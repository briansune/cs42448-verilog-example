==> flow/design.v <==
`timescale 1ns / 1ps
module cs42448_adc (
	input					sys_clk,
	input					sys_nrst,
	input					init_done,
	output		[15 : 0]	adc_dout_l0,
	output		[15 : 0]	adc_dout_r0,
	output		[15 : 0]	adc_dout_l1,
	output		[15 : 0]	adc_dout_r1,
	output		[15 : 0]	adc_dout_l2,
	output		[15 : 0]	adc_dout_r2,
	input					ADC_SDIN_CH0,
	input					ADC_SDIN_CH1,
	input					ADC_SDIN_CH2,
	output					ADC_SCLK,
	output					ADC_LRCK
);
	reg		[5 : 0]			adc_divider;
	wire	[3 : 0]			shift_bit;
	reg						sclk_r;
	reg						lrck_r;
	reg		[19 : 0]	startup_delay;
	reg		[15 : 0]	startup_delay2;
	reg					all_ready;
	reg					all_ready2;
	always@(posedge sys_clk)begin
		if(!sys_nrst)begin
			startup_delay <= 'd0;
			all_ready <= 1'b0;
		end else if(init_done)begin
			if(adc_divider == 'd63 && startup_delay < 'd76800)
				startup_delay <= startup_delay + 'd1;
			if(startup_delay >= 'd76800)
				all_ready <= 1'b1;
		end
	end
	always@(posedge sys_clk)begin
		if(!sys_nrst)begin
			startup_delay2 <= 'd0;
			all_ready2 <= 1'b0;
		end else if(all_ready)begin
			if(adc_divider == 'd63 && startup_delay2 < 'd2000)
				startup_delay2 <= startup_delay2 + 'd1;
			if(startup_delay2 >= 'd2000)
				all_ready2 <= 1'b1;
		end
	end
	always@(posedge sys_clk)begin
		if(!sys_nrst)begin
			adc_divider <= 'd0;
		end else begin
			adc_divider <= adc_divider + 'd1;
		end
	end
	always@(posedge sys_clk)begin
		if(!sys_nrst)begin
			lrck_r <= 1'b0;
		end else begin
			if(adc_divider == 'd29)
				lrck_r <= 1'b1;
			else if(adc_divider == 'd61)
				lrck_r <= 1'b0;
		end
	end
	always@(posedge sys_clk)begin
		if(!sys_nrst)begin
			sclk_r <= 1'b0;
		end else begin
			if(!adc_divider[0])
				sclk_r <= 1'b1;
			else
				sclk_r <= 1'b0;
		end
	end
	assign shift_bit = 'd15 - adc_divider[4 : 1];
	reg		[15 : 0]	adc_l_d0;
	reg		[15 : 0]	adc_r_d0;
	reg		[15 : 0]	adc_l_d1;
	reg		[15 : 0]	adc_r_d1;
	reg		[15 : 0]	adc_l_d2;
	reg		[15 : 0]	adc_r_d2;
	always@(posedge sys_clk)begin
		if(!sys_nrst)begin
			adc_l_d0 <= 'd0;
			adc_r_d0 <= 'd0;
			adc_l_d1 <= 'd0;
			adc_r_d1 <= 'd0;
			adc_l_d2 <= 'd0;
			adc_r_d2 <= 'd0;
		end else if(!adc_divider[0])begin
			if(adc_divider[5])begin
				adc_r_d0[shift_bit] <= ADC_SDIN_CH0;
				adc_r_d1[shift_bit] <= ADC_SDIN_CH1;
				adc_r_d2[shift_bit] <= ADC_SDIN_CH2;
			end else begin
				adc_l_d0[shift_bit] <= ADC_SDIN_CH0;
				adc_l_d1[shift_bit] <= ADC_SDIN_CH1;
				adc_l_d2[shift_bit] <= ADC_SDIN_CH2;
			end
		end
	end
	assign ADC_SCLK = (all_ready) ? sclk_r : 1'b0;
	assign ADC_LRCK = (all_ready) ? lrck_r : 1'b0;
	assign adc_dout_l0 = adc_l_d0;
	assign adc_dout_r0 = adc_r_d0;
	assign adc_dout_l1 = adc_l_d1;
	assign adc_dout_r1 = adc_r_d1;
	assign adc_dout_l2 = adc_l_d2;
	assign adc_dout_r2 = adc_r_d2;
endmodule
# Step by step through the tools: cs42448_adc
# Tool output for the design above, in the order of the flow.
# Lines are those of the file above, counted from 1.
# Library cell names are shortened.
# Not given: --
# setup
top_module	cs42448_adc
clock	sys_clk
cell_library	sky130hd
corner	tt_025C_1v80

# Word-level counts
# Yosys after proc, flatten, opt, wreduce and memory -nomap, before mapping. Memory bits, and registers merged into a memory's read port (data or address), are not among the register bits. Print and check cells are not counted. Equal cells are merged and count once.
# op_classes
addsub	4
cmp	2
eq_ne	3
shifts	4
n_mux	5
logic	15
reduce_and_logical	6
# ops
operator	count
bitwise AND 16 bit	6
OR 16 bit	6
variable shift 1 x 5 -> 16 bit	3
adder 20 x 1 -> 20 bit with constant B	1
greater-or-equal comparator 20 x 17 -> 1 bit with constant B	1
< comparator 20 x 17 -> 1 bit with constant B	1
variable shift 1 x 5 -> 16 bit with constant A	1
NOT 16 bit	1
== test 6 bit with constant B	2
AND reduction 2 bit	4
adder 6 x 1 -> 6 bit with constant B	1
== test 6 x 5 -> 1 bit with constant B	1
negation 4 -> 5 bit	1
two-way mux 1 bit	5
subtractor 4 bit with constant A	1
NOT 1 bit	2
nonzero test 2 bit	1
logical AND 1 bit	1
# word_totals
ff_bits	125
in_bits	6
out_inout_bits	98
elab_cells	50

# Logic depth
# Depth = most cells in a row (Yosys ltp): at word level without a register or memory, in the mapped netlist without a sequential cell, where the memories' decode and read muxes count.
# logic_depth
ltp_word	6
ABC_AREA	0
mapped_depth	8
depth_no_buf	7

# Netlist
# Yosys stat after the flow's synthesis: flattened, memories mapped to cells. It holds for the ABC_AREA given above (unset counts as 0); a run with the other value may have another netlist.
# The area totals of this step are shown rounded.
# mapped
mapped_cells	550
area_um2	5012
sequential_area_um2	2482
flip_flops	124
n_buf	29
# types
cell_type	count	type_area_um2
dfxtp_1	124	2.48E+03
o22ai_1	73	456.688
nand2_1	102	382.867
mux2i_1	24	240.23
and2_1	22	137.632
nor2b_1	19	118.864
nor2_1	29	108.854
ha_1	8	100.096
nand3_1	20	100.096
xor2_1	11	96.342
xnor2_1	7	61.309
clkbuf_1	15	56.304
nand2b_1	8	50.048
nor4_2	4	50.048
buf_4	6	45.043
and3_1	7	43.792
inv_1	10	37.536
nor4_1	6	37.536
# Other cell types: 25; their cells: 55.

# Timing after synthesis
# Source: OpenSTA report_checks on the synthesized netlist (no wires, ideal clock, input and output delay 20% of the period each), path of least setup slack; recovery checks are left aside. Register names are those of the netlist, which keeps one name where synthesis merged equal registers.
# synth_timing
path_type	flip-flop to flip-flop
start	register adc_divider[1]
end	register adc_r_d0[0]
period_ns	2.36
setup_time_ns	0.116
launch_ns	0.000
arrival_time_ns	1.951
required_time_ns	2.244
slack_ns	0.293
delay_ns	2.067
driving_pins	9
path_buffers	1
period_less_setup_slack_ns	2.067
# "delay_ns" = arrival - input delay + setup time.
# "driving_pins" counts driving pins, that of a launching flip-flop among them; a cell with two outputs on the path counts twice.
# "period_less_setup_slack_ns" = period - worst setup slack (recovery checks aside). The figure is calculated, with input and output delays left at 20% of the set period.
# The rows between start and end are the longest chain of elaborated cells between them; the timing report does not say that the signal goes this way. Where chains are equally long, one stands for them.
# Each line given opens the expression or statement behind the cell; cells for indexed reads and writes are added by Yosys, which also makes memories of some case tables.
# synth_between
cell_sequence	dfxtp_1 -> buf_2 -> inv_1 -> ha_1 -> and2b_1 -> nand3_1 -> nor3b_2 -> mux2i_1 -> nor2b_1
elab_chain_len	6
cells_between	7
classes_between	add/sub (2); shift (2); logic (3)
# synth_lines
item	line	text
start: declaration	18	reg [5 : 0] adc_divider;
start: assignment	50	adc_divider <= 'd0;
start: assignment	52	adc_divider <= adc_divider + 'd1;
subtractor 4 bit	75	assign shift_bit = 'd15 - adc_divider[4 : 1];
negation 4 -> 5 bit	92	adc_r_d0[shift_bit] <= ADC_SDIN_CH0;
variable shift 1 x 5 -> 16 bit	92
NOT 16 bit	92
bitwise AND 16 bit	92
OR 16 bit	92
end: assignment	85	adc_r_d0 <= 'd0;
end: assignment	92
end: declaration	77	reg [15 : 0] adc_r_d0;

# Timing after layout
# From the final timing report of flow run A: the path of least setup slack in the routed layout; clock arrival at registers is part of the times.
# layout_timing
path_type	flip-flop to flip-flop
start	register adc_divider[1]
end	register adc_r_d1[0]
period_ns	1.94
setup_time_ns	0.11
launch_ns	0.41
arrival_time_ns	2.09
required_time_ns	2.25
slack_ns	0.15
driving_pins	9
path_buffers	1
# The rows between start and end are the longest chain of elaborated cells between them; the timing report does not say that the signal goes this way. Where chains are equally long, one stands for them.
# layout_between
cell_sequence	dfxtp_2 -> buf_6 -> inv_4 -> ha_4 -> and2b_2 -> nand3_4 -> nor3b_4 -> mux2i_1 -> nor2b_1
elab_chain_len	6
cells_between	7
classes_between	add/sub (2); shift (2); logic (3)
# layout_lines
item	line	text
start: declaration	18	reg [5 : 0] adc_divider;
start: assignment	50	adc_divider <= 'd0;
start: assignment	52	adc_divider <= adc_divider + 'd1;
subtractor 4 bit	75	assign shift_bit = 'd15 - adc_divider[4 : 1];
negation 4 -> 5 bit	93	adc_r_d1[shift_bit] <= ADC_SDIN_CH1;
variable shift 1 x 5 -> 16 bit	93
NOT 16 bit	93
bitwise AND 16 bit	93
OR 16 bit	93
end: assignment	87	adc_r_d1 <= 'd0;
end: assignment	93
end: declaration	79	reg [15 : 0] adc_r_d1;

Hand-over note for cs42448_adc

Record of 2 stored runs of the RTL-to-layout flow on cs42448_adc, platform sky130hd. The runs are unordered. Constraints: input delay and output delay 20% of the set period each, output load 0.01 pF.
"period_reached_ns" = clock period - worst setup slack. The figure is calculated, with input and output delays left at 20% of the set period.
"worst_path_allowed_less_slack_ns" = time allowed to the worst setup path (clock period - input delay - output delay, where it has them) - its slack; a late launch clock adds to it, a late capture clock takes from it.
By "power_mw" is meant OpenSTA's value without simulated activity: inputs other than the clock are taken to toggle once in ten clock periods, and the tool carries that through the logic.
Measured values are rounded.

Flow run A, flow files:
==> flow/run.sh <==
#!/bin/bash
# the make line also repeats the synthesis and layout settings of config.mk as NAME=value (left out here)
make -C /OpenROAD-flow-scripts/flow DESIGN_CONFIG=/design/flow/config.mk WORK_HOME=/design/flow/orfs CLKGATE_MAP_FILE= finish
==> flow/config.mk <==
export PLATFORM = sky130hd
export DESIGN_NAME = cs42448_adc
export DESIGN_NICKNAME = cs42448_adc
export VERILOG_FILES = /design/flow/design.v
export SDC_FILE = /design/flow/constraint.sdc
export NUM_CORES = 4
export LEC_CHECK = 0
export ABC_AREA = 0
export CAP_MARGIN = 35
export CELL_PAD_IN_SITES_DETAIL_PLACEMENT = 2
export CORE_ASPECT_RATIO = 1.23
export CORE_MARGIN = 6
export CORE_UTILIZATION = 22
export GPL_ROUTABILITY_DRIVEN = 1
export HOLD_SLACK_MARGIN = 0.02
export MAX_ROUTING_LAYER = met4
export PLACE_DENSITY_LB_ADDON = 0.14
export SETUP_SLACK_MARGIN = 0.31
export SLEW_MARGIN = 40
export TNS_END_PERCENT = 65
==> flow/constraint.sdc <==
create_clock -name core_clock -period 1.94 [get_ports {sys_clk}]
set_input_delay 0.3880 -clock core_clock [delete_from_list [all_inputs] [get_ports {sys_clk}]]
set_output_delay 0.3880 -clock core_clock [all_outputs]
set_load 0.01 [all_outputs]

==> results of flow run A, as CSV <==
result,value
power_mw,6.068
period_reached_ns,1.788
finish.utilization_frac,0.353
layout_stdcell_area_um2,7799
timing.hold.ws_ns,0.418
final_setup_ws_ns,0.152
timing.setup.tns_ns,0.000
synthArea_um2,5012
die_area_um2,26570
worst_path_allowed_less_slack_ns,1.79
timing.worst_path_kind,"flip-flop to flip-flop"

Flow run B, flow files:
==> flow/run.sh <==
#!/bin/bash
# the make line also repeats the synthesis and layout settings of config.mk as NAME=value (left out here)
make -C /OpenROAD-flow-scripts/flow DESIGN_CONFIG=/design/flow/config.mk WORK_HOME=/design/flow/orfs CLKGATE_MAP_FILE= finish
==> flow/config.mk <==
export PLATFORM = sky130hd
export DESIGN_NAME = cs42448_adc
export DESIGN_NICKNAME = cs42448_adc
export VERILOG_FILES = /design/flow/design.v
export SDC_FILE = /design/flow/constraint.sdc
export NUM_CORES = 4
export LEC_CHECK = 0
export CAP_MARGIN = 20
export CORE_ASPECT_RATIO = 1.46
export CORE_MARGIN = 2
export CORE_UTILIZATION = 26
export CTS_CLUSTER_DIAMETER = 378
export MIN_ROUTING_LAYER = met1
export PLACE_DENSITY_LB_ADDON = 0.09
export SETUP_SLACK_MARGIN = 0.24
export SLEW_MARGIN = 5
==> flow/constraint.sdc <==
create_clock -name core_clock -period 1.42 [get_ports {sys_clk}]
set_input_delay 0.2840 -clock core_clock [delete_from_list [all_inputs] [get_ports {sys_clk}]]
set_output_delay 0.2840 -clock core_clock [all_outputs]
set_load 0.01 [all_outputs]

==> results of flow run B, as CSV <==
result,value
power_mw,8.577
period_reached_ns,1.736
finish.utilization_frac,0.478
layout_stdcell_area_um2,9084
timing.hold.ws_ns,0.229
final_setup_ws_ns,-0.316
timing.setup.tns_ns,-26.30
synthArea_um2,5012
die_area_um2,20420
worst_path_allowed_less_slack_ns,1.74
timing.worst_path_kind,"flip-flop to flip-flop"

End of note.
